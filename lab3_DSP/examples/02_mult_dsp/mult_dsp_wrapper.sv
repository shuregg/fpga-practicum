==> flow/design.v <==
module mult_dsp
#(
  parameter A_WIDTH = 25,
  parameter B_WIDTH = 18,
  parameter R_WIDTH = A_WIDTH + B_WIDTH
)
(
  input  logic                      clk_i,
  input  logic                      rst_i,
  input  logic signed [A_WIDTH-1:0] a_i,
  input  logic signed [B_WIDTH-1:0] b_i,
  output logic signed [R_WIDTH-1:0] res_o
);
  logic signed [A_WIDTH-1:0] a_ff;
  logic signed [B_WIDTH-1:0] b_ff;
  logic signed [R_WIDTH-1:0] res_ff;
  logic signed [R_WIDTH-1:0] mult;
  assign mult   = a_ff * b_ff;
  assign res_o  = res_ff;
  always_ff @(posedge clk_i) begin
    if (rst_i) begin
      a_ff <= '0;
      b_ff <= '0;
    end
    else begin
      a_ff <= a_i;
      b_ff <= b_i;
    end
  end
  always_ff @(posedge clk_i) begin
    if (rst_i)  res_ff <= '0;
    else        res_ff <= mult;
  end
endmodule
module mult_dsp_wrapper
#(
  parameter A_WIDTH = 25,
  parameter B_WIDTH = 18,
  parameter R_WIDTH = A_WIDTH + B_WIDTH
)
(
  input  logic        clk_i,
  input  logic        rst_i,
  input  logic [24:0] a_i,
  input  logic [17:0] b_i,
  output logic [42:0] res_o
);
  logic [24:0] a_ff;
  logic [17:0] b_ff;
  logic [42:0] res_ff;
  logic [42:0] res;
  assign res_o = res_ff;
  mult_dsp
  #(
    .A_WIDTH (A_WIDTH),
    .B_WIDTH (B_WIDTH)
  )
    mult_dsp_inst
  (
    .clk_i (clk_i),
    .rst_i (rst_i),
    .a_i   (a_ff),
    .b_i   (b_ff),
    .res_o (res)
  );
  always_ff @(posedge clk_i or posedge rst_i) begin
    if (rst_i) begin
      a_ff <= '0;
      b_ff <= '0;
    end
    else begin
      a_ff <= a_i;
      b_ff <= b_i;
    end
  end
  always_ff @(posedge clk_i or posedge rst_i) begin
    if (rst_i)  res_ff <= '0;
    else        res_ff <= res;
  end
endmodule
======== Step by step through the tools: mult_dsp_wrapper ========
Tool output for the design above, in the order of the flow.
Lines are those of the file above, counted from 1.
Cell names lack the library's common part.
A cell with n/a has no value.
inputs
  design top .............................. mult_dsp_wrapper
  clock port .............................. clk_i
  cell library ............................ sky130hd
  corner .................................. tt_025C_1v80

======== Word-level counts ========
Yosys after proc, flatten, opt, wreduce and memory -nomap, before mapping. Enables and synchronous resets that opt folds into registers are not counted as muxes. Memory bits, and registers merged into a memory's read port (data or address), are not among the register bits. Print and check cells are not counted. Equal cells are merged and count once.
operators by class
  shifts and indexed selects .............. 0
  multiply operators ...................... 1
  div/mod/pow operators ................... 0
  $lt $le $gt $ge ......................... 0
  reductions and logical operators ........ 0
  add/subtract/negate cells ............... 0
  bitwise operators ....................... 0
  mux-type cells .......................... 0
  equality and inequality tests ........... 0
operator list
  cell                          count
  multiplier 25 x 18 -> 43 bit  1
storage and ports
  word-level cells ........................ 7
  input port bits ......................... 45
  bits in latches ......................... 0
  register bits ........................... 172
  ROM bits ................................ 0
  output and inout bits ................... 43
  memories kept ........................... 0
  memory bits (writable) .................. 0
  word width x clocked read ports ......... 0

======== Logic depth ========
Depth = most cells in a row (Yosys ltp): at word level without a register or memory, in the mapped netlist without a sequential cell, where the memories' decode and read muxes count.
depth
  depth in word-level cells ............... 1
  ABC_AREA ................................ 0
  depth in mapped cells ................... 25

======== After synthesis ========
Yosys stat after the flow's synthesis: flattened, memories mapped to cells. It holds for the ABC_AREA given above (unset counts as 0); a run with the other value may have another netlist.
Totals and module areas in this step are rounded.
cells by type
  cell      count
  fa_1      441
  dfrtp_1   86
  inv_1     504
  dfxtp_1   86
  ha_1      107
  nand2_1   290
  and2_1    164
  nor2b_1   54
  clkbuf_1  80
  nor2_1    63
  xnor2_1   24
  a21oi_1   38
  xor2_1    15
  o21ai_0   22
  a21o_1    12
  nand2b_1  9
  a211oi_1  7
  nand3_1   8
Not listed: further types 31, cells in them 58.
mapped netlist
  cell area after synthesis ............... 20270 µm²
  standard cells after synthesis .......... 2068
  sequential area ......................... 3874 µm²
  mapped flip-flops ....................... 172
  buffer cells ............................ 85
By module: a second synthesis without flattening, with its own total; a netlist apart from the flattened one above.
unflattened totals
  cells (unflattened synthesis) ........... 2083
  area total of the unflattened synthesis .. 20460 µm²
Rows give one instance, submodules left out.
modules
  module            cells  times used  area (µm²)
  mult_dsp          1996   1           18300
  mult_dsp_wrapper  87     1           2156

======== Worst setup path after synthesis ========
Source: OpenSTA report_checks on the synthesized netlist (no wires, ideal clock, input and output delay 20% of the period each), path of least setup slack; recovery checks are left aside. Register names are those of the netlist, which keeps one name where synthesis merged equal registers.
timing post-synthesis
  path type ............................... register to register
  from .................................... register mult_dsp_inst.a_ff[21]
  to ...................................... register mult_dsp_inst.res_ff[42]
  launch time at the first pin ............ 0.000 ns
  setup time .............................. 0.077 ns
  setup slack ............................. 6.111 ns
  path delay .............................. 6.189 ns
  driving pins on the path ................ 25
  clock period ............................ 12.3 ns
  data required time ...................... 12.223 ns
  arrival time ............................ 6.112 ns
  buffers on the path ..................... 3
  synthesis period reached ................ 6.189 ns
"path delay" is the arrival time less input delay plus setup time.
"driving pins on the path" counts driving pins, that of a launching flip-flop among them; a cell with two outputs on the path counts twice.
"synthesis period reached" is the clock period less the worst setup slack; recovery checks do not enter. This is arithmetic on one report: input and output delays are still those of the set period (20% each).
The rows between start and end are the longest chain of elaborated cells between them; the timing report does not say that the signal goes this way. Where chains are equally long, one stands for them.
Each line given opens the expression or statement behind the cell; cells for indexed reads and writes are added by Yosys, which also makes memories of some case tables.
on the way, post-synthesis
  cells stage by stage .................... dfxtp_1 clkbuf_1 clkbuf_1 nand2_1 fa_1 inv_1 fa_1 inv_1 fa_1 inv_1 fa_1 fa_1 inv_1 fa_1 inv_1 ha_1 buf_2 and4_1 and4_1 nand2_2 o41ai_4 a211o_2 a31oi_4 a2111oi_2 o21bai_1
  cells in the longest elaborated chain ... 1
ends and longest elaborated chain, post-synthesis
  element                       RTL line  text
  start, declared               14        logic signed [A_WIDTH-1:0] a_ff;
  start, assigned               22        a_ff <= '0;
  start, assigned               26        a_ff <= a_i;
  multiplier 25 x 18 -> 43 bit  18        assign mult   = a_ff * b_ff;
  end, assigned                 31        if (rst_i)  res_ff <= '0;
  end, assigned                 32        else        res_ff <= mult;
  end, declared                 16        logic signed [R_WIDTH-1:0] res_ff;

======== Worst path after layout ========
Path of least setup slack in the final report of run B (OpenROAD, finished layout, wires in). Where an end is a register, its clock arrival counts in the times.
timing after layout
  path type ............................... register to register
  from .................................... register mult_dsp_inst.b_ff[6]
  to ...................................... register mult_dsp_inst.res_ff[41]
  driving pins on the path ................ 24
  buffers on the path ..................... 3
  launch time at the first pin ............ 0.46 ns
  setup slack ............................. -1.73 ns
  clock period ............................ 4.53 ns
  setup time .............................. 0.10 ns
  arrival time ............................ 6.62 ns
  data required time ...................... 4.89 ns
The rows between start and end are the longest chain of elaborated cells between them; the timing report does not say that the signal goes this way. Where chains are equally long, one stands for them.
on the way, after layout
  cells stage by stage .................... dfxtp_4 buf_4 buf_6 buf_12 and2_4 fa_1 inv_2 fa_2 fa_1 inv_2 fa_2 fa_1 inv_2 fa_1 inv_2 ha_4 and2_1 a211oi_2 nand3b_1 a21oi_4 nor3_4 o31a_1 or3_1 and3_1
  cells in the longest elaborated chain ... 1
ends and longest elaborated chain, after layout
  element                       RTL line  text
  start, declared               15        logic signed [B_WIDTH-1:0] b_ff;
  start, assigned               23        b_ff <= '0;
  start, assigned               27        b_ff <= b_i;
  multiplier 25 x 18 -> 43 bit  18        assign mult   = a_ff * b_ff;
  end, assigned                 31        if (rst_i)  res_ff <= '0;
  end, assigned                 32        else        res_ff <= mult;
  end, declared                 16        logic signed [R_WIDTH-1:0] res_ff;

Add stored flow runs of mult_dsp_wrapper

Design mult_dsp_wrapper on sky130hd. What follows are 2 stored runs of the flow, each under its own settings; their order means nothing. The constraints put input and output delay at 20% of the set period each and load the outputs with 0.01 pF.
"period reached" is the run's clock period less its worst setup slack. It is reckoned from that one timing run; input and output delays stay at 20% of the period that was set.
"critical setup path time": the worst setup path's part of the clock period (all of it between registers, 20% less for each end at a port) less its slack. A launch clock that arrives late makes it longer, a capture clock that arrives late makes it shorter.
"total power after layout": no workload was simulated; the value follows from the tool's default switching activity.
The measured numbers are rounded.

======== run A ========
==> flow/run.sh <==
#!/bin/bash
# the make line also repeats the synthesis and layout settings of config.mk as NAME=value (left out here)
make -C /OpenROAD-flow-scripts/flow DESIGN_CONFIG=/design/flow/config.mk WORK_HOME=/design/flow/orfs CLKGATE_MAP_FILE= finish
==> flow/config.mk <==
export PLATFORM = sky130hd
export DESIGN_NAME = mult_dsp_wrapper
export DESIGN_NICKNAME = mult_dsp_wrapper
export VERILOG_FILES = /design/flow/design.v
export SDC_FILE = /design/flow/constraint.sdc
export NUM_CORES = 4
export LEC_CHECK = 0
export CAP_MARGIN = 20
export CELL_PAD_IN_SITES_DETAIL_PLACEMENT = 1
export CORE_MARGIN = 2
export CORE_UTILIZATION = 69
export CTS_CLUSTER_DIAMETER = 112
export PLACE_DENSITY_LB_ADDON = 0.22
export SLEW_MARGIN = 20
==> flow/constraint.sdc <==
create_clock -name core_clock -period 4.07 [get_ports {clk_i}]
set_input_delay 0.8140 -clock core_clock [delete_from_list [all_inputs] [get_ports {clk_i}]]
set_output_delay 0.8140 -clock core_clock [all_outputs]
set_load 0.01 [all_outputs]

-------- run A --------
  did not finish, placement stopped with DPL-0033

======== run B ========
==> flow/run.sh <==
#!/bin/bash
# the make line also repeats the synthesis and layout settings of config.mk as NAME=value (left out here)
make -C /OpenROAD-flow-scripts/flow DESIGN_CONFIG=/design/flow/config.mk WORK_HOME=/design/flow/orfs CLKGATE_MAP_FILE= finish
==> flow/config.mk <==
export PLATFORM = sky130hd
export DESIGN_NAME = mult_dsp_wrapper
export DESIGN_NICKNAME = mult_dsp_wrapper
export VERILOG_FILES = /design/flow/design.v
export SDC_FILE = /design/flow/constraint.sdc
export NUM_CORES = 4
export LEC_CHECK = 0
export ABC_AREA = 0
export CAP_MARGIN = 20
export CORE_ASPECT_RATIO = 1.32
export CORE_MARGIN = 7
export CORE_UTILIZATION = 56
export CTS_CLUSTER_DIAMETER = 113
export CTS_CLUSTER_SIZE = 57
export GPL_ROUTABILITY_DRIVEN = 0
export MIN_ROUTING_LAYER = met2
export PLACE_DENSITY_LB_ADDON = 0.22
export SLEW_MARGIN = 20
export TNS_END_PERCENT = 55
==> flow/constraint.sdc <==
create_clock -name core_clock -period 4.53 [get_ports {clk_i}]
set_input_delay 0.9060 -clock core_clock [delete_from_list [all_inputs] [get_ports {clk_i}]]
set_output_delay 0.9060 -clock core_clock [all_outputs]
set_load 0.01 [all_outputs]

-------- measured, run B --------
  Yosys chip area after synthesis ......... 20270 µm²
  period reached .......................... 6.257 ns
  standard-cell area after layout ......... 25370 µm²
  worst hold slack in the final report .... 0.299 ns
  total power after layout ................ 10970 µW
  total die area .......................... 41760 µm²
  total negative setup slack .............. -40.41 ns
  final utilization ....................... 71.5 %
  lowest setup slack ...................... -1.727 ns
  critical setup path time ................ 6.26 ns
  class of the worst setup path ........... register to register
