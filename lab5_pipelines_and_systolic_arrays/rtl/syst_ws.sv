==> flow/design.v <==
module syst_node
#(
  parameter W_WIDTH  = 8,
  parameter X_WIDTH  = 8,
  parameter SI_WIDTH = 8,
  parameter SO_WIDTH = 17
)
(
  input  logic                clk_i,
  input  logic                rst_i,
  input  logic [W_WIDTH -1:0] weight_i,
  input  logic [SI_WIDTH-1:0] psumm_i,
  input  logic [X_WIDTH -1:0] x_i,
  output logic [SO_WIDTH-1:0] psumm_o,
  output logic [X_WIDTH -1:0] x_o
);
  logic [X_WIDTH        -1:0] x_ff;
  logic [SO_WIDTH       -1:0] psumm_ff;
  logic [X_WIDTH+W_WIDTH-1:0] weight_mult;
  assign weight_mult = x_i * weight_i;
  always_ff @(posedge clk_i or posedge rst_i) begin
    if (rst_i)
      psumm_ff <= '0;
    else
      psumm_ff <= psumm_i + weight_mult;
  end
  always_ff @(posedge clk_i or posedge rst_i) begin
    if (rst_i)
      x_ff <= '0;
    else
      x_ff <= x_i;
  end
  assign psumm_o = psumm_ff;
  assign x_o     = x_ff;
endmodule
module syst_ws
(
  input  logic clk_i,
  input  logic rst_i,
  input  logic [7:0] x1_i,
  input  logic [7:0] x2_i,
  input  logic [7:0] x3_i,
  output logic [18:0] y1_o,
  output logic [18:0] y2_o
);
  localparam W11 = 8'd2;
  localparam W12 = 8'd3;
  localparam W13 = 8'd4;
  localparam W21 = 8'd5;
  localparam W22 = 8'd6;
  localparam W23 = 8'd7;
  localparam W_WIDTH = 8;
  localparam X_WIDTH = 8;
  logic [7:0]  x1_pipe;
  logic [7:0]  x2_pipe;
  logic [7:0]  x3_pipe;
  logic [16:0] psumm11;
  logic [17:0] psumm12;
  logic [18:0] psumm13;
  logic [16:0] psumm21;
  logic [17:0] psumm22;
  logic [18:0] psumm23;
  syst_node #(
    .W_WIDTH  (8),
    .X_WIDTH  (8),
    .SI_WIDTH (1),
    .SO_WIDTH (17)
  ) node_11 (
    .clk_i    (clk_i),
    .rst_i    (rst_i),
    .weight_i (W11),
    .psumm_i  ('0),
    .x_i      (x1_i),
    .psumm_o  (psumm11),
    .x_o      (x1_pipe)
  );
  syst_node #(
    .W_WIDTH  (8),
    .X_WIDTH  (8),
    .SI_WIDTH (17),
    .SO_WIDTH (18)
  ) node_12 (
    .clk_i    (clk_i),
    .rst_i    (rst_i),
    .weight_i (W12),
    .psumm_i  (psumm11),
    .x_i      (x2_i),
    .psumm_o  (psumm12),
    .x_o      (x2_pipe)
  );
  syst_node #(
    .W_WIDTH  (8),
    .X_WIDTH  (8),
    .SI_WIDTH (18),
    .SO_WIDTH (19)
  ) node_13 (
    .clk_i    (clk_i),
    .rst_i    (rst_i),
    .weight_i (W13),
    .psumm_i  (psumm12),
    .x_i      (x3_i),
    .psumm_o  (psumm13),
    .x_o      (x3_pipe)
  );
  syst_node #(
    .W_WIDTH  (8),
    .X_WIDTH  (8),
    .SI_WIDTH (1),
    .SO_WIDTH (17)
  ) node_21 (
    .clk_i    (clk_i),
    .rst_i    (rst_i),
    .weight_i (W21),
    .psumm_i  ('0),
    .x_i      (x1_pipe),
    .psumm_o  (psumm21),
    .x_o      ()
  );
  syst_node #(
    .W_WIDTH  (8),
    .X_WIDTH  (8),
    .SI_WIDTH (17),
    .SO_WIDTH (18)
  ) node_22 (
    .clk_i    (clk_i),
    .rst_i    (rst_i),
    .weight_i (W22),
    .psumm_i  (psumm21),
    .x_i      (x2_pipe),
    .psumm_o  (psumm22),
    .x_o      ()
  );
  syst_node #(
    .W_WIDTH  (8),
    .X_WIDTH  (8),
    .SI_WIDTH (18),
    .SO_WIDTH (19)
  ) node_23 (
    .clk_i    (clk_i),
    .rst_i    (rst_i),
    .weight_i (W23),
    .psumm_i  (psumm22),
    .x_i      (x3_pipe),
    .psumm_o  (psumm23),
    .x_o      ()
  );
  assign y1_o = psumm13;
  assign y2_o = psumm23;
endmodule
From RTL to reports: syst_ws
The steps from the RTL of syst_ws to its reports follow in flow order.
Lines are those of the file above, counted from 1.
Library cell names are shortened.
The mark - stands for no value.

set-up
  top = syst_ws
  clock = clk_i
  library = sky130hd
  library corner = tt_025C_1v80

Elaborated design
Yosys after proc, flatten, opt, wreduce and memory -nomap, before mapping. Enables and synchronous resets that opt folds into registers are not counted as muxes. Memory bits, and registers merged into a memory's read port (data or address), are not among the register bits. Print and check cells are not counted.

bit counts
  bits in registers = 122
  input port bits = 26
  output and inout port bits = 38
  elaborated cells = 17

operators by class
  add/sub/neg operators = 4
  multiply operators = 4

operators by type and width
  kind                                                                  count
  8-bit by 3-bit multiplier with 11-bit output (second input constant)  2
  8-bit by 2-bit multiplier with 10-bit output (second input constant)  2
  18-bit by 10-bit adder with 19-bit output                             1
  18-bit by 16-bit adder with 19-bit output                             1
  16-bit by 16-bit adder with 17-bit output                             1
  9-bit by 16-bit adder with 17-bit output                              1

Logic depth
Yosys ltp: most cells in a row. Word level: on the elaborated netlist, between registers, memories and ports. Mapped: between sequential cells and ports; inverters and the memories' decode and read muxes count.

logic depth
  word-level depth = 2
  ABC_AREA = 1
  depth in mapped cells = 18
  mapped depth without buffers = 18

Netlist
The flow's flattened synthesis, as Yosys stat reports it; memories are mapped. The netlist is that of the ABC_AREA named above (0 if unset); the other value can give another one.
Totals and module areas in this step are rounded.

cells by type
  type      count  area in all (µm²)
  dfrtp_1   82     2.05E+03
  ha_1      78     975.936
  nand2_1   177    664.387
  inv_1     93     349.085
  fa_1      15     300.288
  xor2_1    26     227.718
  nand3_1   45     225.216
  a21oi_1   34     170.163
  buf_4     13     97.594
  nor2_1    26     97.594
  nand4_1   13     81.328
  xnor2_1   6      52.55
  o21bai_1  6      45.043
  nand3_2   4      40.038
  o21ai_0   8      40.038
  a21o_1    4      30.029
  a31oi_1   4      25.024
  nand2_2   2      12.512

Not listed: further types 12, cells in them 17.

synthesis totals
  standard cells after synthesis = 653
  mapped area = 0.0056 mm²
  sequential area = 0.0021 mm²
  flip-flop cells = 82
  buffers = 13

Path before layout
Path of least setup slack by OpenSTA after synthesis, without wires, with an ideal clock, recovery checks aside; 20% of the period is set as input and as output delay. Where synthesis merged equal registers, the netlist keeps one of their names.

path after synthesis
  path kind = reg2reg
  start = reg node_13.x_ff[0]
  end = reg node_23.psumm_ff[9]
  period = 3.23 ns
  setup time = 0.117 ns
  launch time at the first pin = 0.000 ns
  arrival time = 2.684 ns
  data required time = 3.113 ns
  setup slack = 0.429 ns
  delay of the path = 2.801 ns
  stages = 17
  path buffers = 0
  period reached after synthesis = 2.801 ns

"delay of the path" is the arrival time less input delay plus setup time.
"stages" counts driving pins, that of a launching flip-flop among them; a cell with two outputs on the path counts twice.
"period reached after synthesis" is the clock period less the worst setup slack; recovery checks do not enter. This is arithmetic on one report: input and output delays are still those of the set period (20% each).
The rows between start and end are the longest chain of elaborated cells between them; the timing report does not say that the signal goes this way. Where chains are equally long, one stands for them.
A line is the first line of the expression or statement that the cell stems from. Yosys adds cells for indexed reads and writes and turns some case tables into memories.

between the ends, after synthesis
  cell sequence = dfrtp_1 > fa_1 > ha_1 > inv_1 > fa_1 > inv_1 > nand3_1 > nand2_1 > xnor2_1 > inv_1 > ha_1 > nand2_1 > nand2_1 > a21oi_1 > nand3_1 > nand2_1 > nand2_1
  cells in the longest elaborated chain = 2
  elaborated cells on any way between the ends = 2
  source lines of those cells = 2
  classes of those cells = add/sub (1); mul (1)

RTL lines, path after synthesis
  item                                          RTL line  RTL
  from (decl)                                   17        logic [X_WIDTH        -1:0] x_ff;
  from (assign)                                 29        x_ff <= '0;
  from (assign)                                 31        x_ff <= x_i;
  8-bit by 3-bit multiplier with 11-bit output  20        assign weight_mult = x_i * weight_i;
  18-bit by 16-bit adder with 19-bit output     25        psumm_ff <= psumm_i + weight_mult;
  to (assign)                                   23        psumm_ff <= '0;
  to (assign)                                   25
  to (decl)                                     18        logic [SO_WIDTH       -1:0] psumm_ff;

Path in the finished layout
From the final timing report of run 1: the path of least setup slack in the routed layout; clock arrival at registers is part of the times.

path after layout
  path kind = in2reg
  start = in x2_i[1]
  end = reg node_12.psumm_ff[9]
  period = 5.56 ns
  external input delay = 1.11 ns
  setup time = 0.11 ns
  launch time at the first pin = 1.11 ns
  arrival time = 3.70 ns
  data required time = 5.80 ns
  setup slack = 2.10 ns
  stages = 17
  path buffers = 1

The rows between start and end are the longest chain of elaborated cells between them; the timing report does not say that the signal goes this way. Where chains are equally long, one stands for them.

between the ends, after layout
  cell sequence = clkdlybuf4s50_1 > ha_1 > fa_1 > nand2_1 > nand2_1 > nand3_1 > nand2_1 > xor2_1 > ha_1 > nand2_1 > inv_1 > nand2_1 > nand2_1 > a21oi_1 > inv_1 > nand2_1 > nand2_1
  cells in the longest elaborated chain = 2
  elaborated cells on any way between the ends = 2
  source lines of those cells = 2
  classes of those cells = add/sub (1); mul (1)

RTL lines, path after layout
  item                                          RTL line  RTL
  from (decl)                                   41        input  logic [7:0] x2_i,
  8-bit by 2-bit multiplier with 10-bit output  20        assign weight_mult = x_i * weight_i;
  9-bit by 16-bit adder with 17-bit output      25        psumm_ff <= psumm_i + weight_mult;
  to (assign)                                   23        psumm_ff <= '0;
  to (assign)                                   25
  to (decl)                                     18        logic [SO_WIDTH       -1:0] psumm_ff;

FLOW RESULTS
============

Record of 2 stored runs of the RTL-to-layout flow on syst_ws, platform sky130hd. The runs are unordered. Constraints: input delay and output delay 20% of the set period each, output load 0.01 pF.
"achieved period" = clock period - worst setup slack. The figure is calculated, with input and output delays left at 20% of the set period.
By "time on the worst setup path" is meant the share of the clock period that the worst setup path is allowed (20% is reserved at inputs, 20% at outputs), minus its slack. Clock arrival times at its registers enter into it.
"total power after layout": no workload was simulated; the value follows from the tool's default switching activity.
Values from the reports are rounded here.
Settings: - = not set for that run.

item                                       run 1   run 2
period_ns                                  5.56    3.92
CORE_UTILIZATION                           17      18
SETUP_SLACK_MARGIN                         1.38    -
PLACE_DENSITY                              0.64    -
CORE_ASPECT_RATIO                          0.58    -
TNS_END_PERCENT                            70      -
ABC_AREA                                   1       -
GPL_TIMING_DRIVEN                          0       -
CTS_CLUSTER_SIZE                           24      -
CTS_CLUSTER_DIAMETER                       331     -
SLEW_MARGIN                                30      20
MIN_ROUTING_LAYER                          met1    -
CAP_MARGIN                                 20      20
CORE_MARGIN                                2       2
netlist area reported by Yosys (mm²)       0.0056  0.0051
die outline area (mm²)                     0.034   0.03
std-cell area (final layout) (mm²)         0.007   0.0063
utilization in the final report            0.22    0.23
worst setup slack after layout (ns)        2.1     0.44
worst hold slack in the final report (ns)  0.35    0.35
total power after layout (µW)              2,800   3,800
achieved period (ns)                       3.457   3.476
time on the worst setup path (ns)          2.34    3.48
worst setup path type                      in2reg  reg2reg
